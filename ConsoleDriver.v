==> flow/design.v <==
`timescale 1ns / 1ps
module ConsoleDriver(
    input [7:0] data,
    input [10:0] x,
    input [10:0] y,
    input vgaClock,
    output [15:0] memAddr,
    output readClock,
	 output [8:0] pixelData
    );
	 reg [7:0]mem=0;
	 reg [3:0] state=2;	 
	 reg [8:0]_pixelData=0;
	 assign memAddr[13] = (state == 1);
	 assign memAddr[12:0] = state == 0 ? x/8 + 80*(y/10): data + y - (y/10)*10   ;
	 assign readClock = (state == 0 || state == 1) && vgaClock;
	 assign pixelData = _pixelData;
	 always@(posedge vgaClock) begin
		if (state == 2) begin
			if (data[x/8]) begin
				_pixelData <= 9'b1;
			end
			else begin
				_pixelData <= 9'b0;
			end
		end
	 end
	 always@ (negedge vgaClock)begin
	 if (state == 2) begin
			state <= 0;
		end
		else begin
		state <= state +1;
		end
	 end
endmodule
# From RTL to reports: ConsoleDriver
# What the tools print for ConsoleDriver, step after step.
# Lines are those of the file above, counted from 1.
# Not given: -
# inputs
design,ConsoleDriver
clk_port,vgaClock
cell_library,sky130hd
lib_corner,tt_025C_1v80

# Word level
# Source: Yosys, flattened and elaborated, memories not mapped. Widths are those after wreduce; folded enables and synchronous resets count as part of the registers. Registers that Yosys merges into a memory's read port (data or address) are not register bits. Print and check cells do not count.
# word_totals
register_bits,13
latchBits,0
ram_bits,0
rom_bits,0
clocked_rd_ports_x_width,0
memories,0
in_bits,31
out_inout_bits,26
# op_classes
add_sub_neg,4
mul,2
div,1
compare,0
equal,2
shift,1
mux,2
logic,0
n_reduce_logical,3
# ops
operator,n
11-bit by 4-bit divider with 32-bit output with constant B,1
3-bit by 32-bit multiplier with 9-bit output with constant A,1
32-bit by 3-bit multiplier with 12-bit output with constant B,1
12-bit by 13-bit subtractor with 13-bit output,1
8-bit by 13-bit adder with 13-bit output,1
13-bit 2-to-1 mux,1
8-bit by 11-bit adder with 12-bit output,1
8-bit by 9-bit variable part select with 1-bit output,1
4-bit by 1-bit adder with 4-bit output with constant B,1
4-bit by 1-bit equality test with 1-bit output with constant B,1
4-bit by 2-bit equality test with 1-bit output with constant B,1
4-bit zero test,1
1-bit logical AND,1
1-bit logical OR,1
1-bit 2-to-1 mux,1

# Logic depth
# Depth = most cells in a row (Yosys ltp): at word level without a register or memory, in the mapped netlist without a sequential cell, where the memories' decode and read muxes count.
# logic_depth
word_depth,4
abc_area,0
mapped_depth,46

# Mapped cells and area
# Source: synth_stat.txt of the flow (Yosys; design flattened, memories mapped). It holds for the ABC_AREA given above (unset counts as 0); a run with the other value may have another netlist.
# The area totals of this step are shown rounded.
# types
cell,n,type_area_um2
sky130_fd_sc_hd__ha_1,38,475.456
sky130_fd_sc_hd__o21ai_0,33,165.158
sky130_fd_sc_hd__xnor2_1,18,157.651
sky130_fd_sc_hd__a21oi_1,29,145.139
sky130_fd_sc_hd__fa_1,7,140.134
sky130_fd_sc_hd__nor2_1,31,116.362
sky130_fd_sc_hd__buf_4,15,112.608
sky130_fd_sc_hd__a21o_1,13,97.594
sky130_fd_sc_hd__inv_1,25,93.84
sky130_fd_sc_hd__nand2_1,24,90.086
sky130_fd_sc_hd__o21a_1,12,90.086
sky130_fd_sc_hd__nor3_1,17,85.082
sky130_fd_sc_hd__dfxtp_1,4,80.077
sky130_fd_sc_hd__nand2b_1,12,75.072
sky130_fd_sc_hd__nand3_1,14,70.067
sky130_fd_sc_hd__xor2_1,8,70.067
sky130_fd_sc_hd__and2_1,10,62.56
sky130_fd_sc_hd__o211ai_1,8,60.058
# Not listed: further types 66, cells in them 145.
# synth_totals
cells,463
yosys_area_um2,3400
seqArea_um2,110
flip_flops,5
buffers,31

# Settings and measured results of 2 stored flow runs for module ConsoleDriver (sky130hd), not sorted in any way. The constraints put input and output delay at 20% of the set period each and load the outputs with 0.01 pF.
# "achievedPeriod_ns" means the clock period less the worst setup slack. The figure is calculated, with input and output delays left at 20% of the set period.
# "critical_path_time_ns" is the time allowed to the run's worst setup path (the clock period less input and output delay, where it has them) less its slack. Clock arrival times count: a late capture clock shortens it, a late launch clock lengthens it.
# "power.total_uw" rests on the timing tool's default activity at the inputs, not on a simulated workload.
# Measured values are rounded.
# A setting shown as n/a is not set for that run.
# A result given as n/a is not shown for that run.
item,run 1,run 2
period_ns,24.2,9.21
CAP_MARGIN,20,35
CORE_MARGIN,2,2
CORE_UTILIZATION,40,61
SLEW_MARGIN,20,10
SETUP_SLACK_MARGIN,n/a,2.16
PLACE_DENSITY_LB_ADDON,n/a,0.28
CELL_PAD_IN_SITES_DETAIL_PLACEMENT,n/a,1
GPL_ROUTABILITY_DRIVEN,n/a,1
CTS_CLUSTER_SIZE,n/a,96
MIN_ROUTING_LAYER,n/a,met1
synth_chip_area_um2,3400,n/a
die_footprint_um2,9200,n/a
finalCellArea_um2,3900,n/a
finalUtil_pct,47,n/a
setup_ws_ns,3.4,n/a
timing.setup.tns_ns,0.000,n/a
ws_hold_ns,0.47,n/a
power.total_uw,340,n/a
achievedPeriod_ns,20.822,n/a
critical_path_time_ns,11.14,n/a
worst_setup_path_type,input -> output,n/a
# Run 2: no final report: placement broke off with DPL-0033
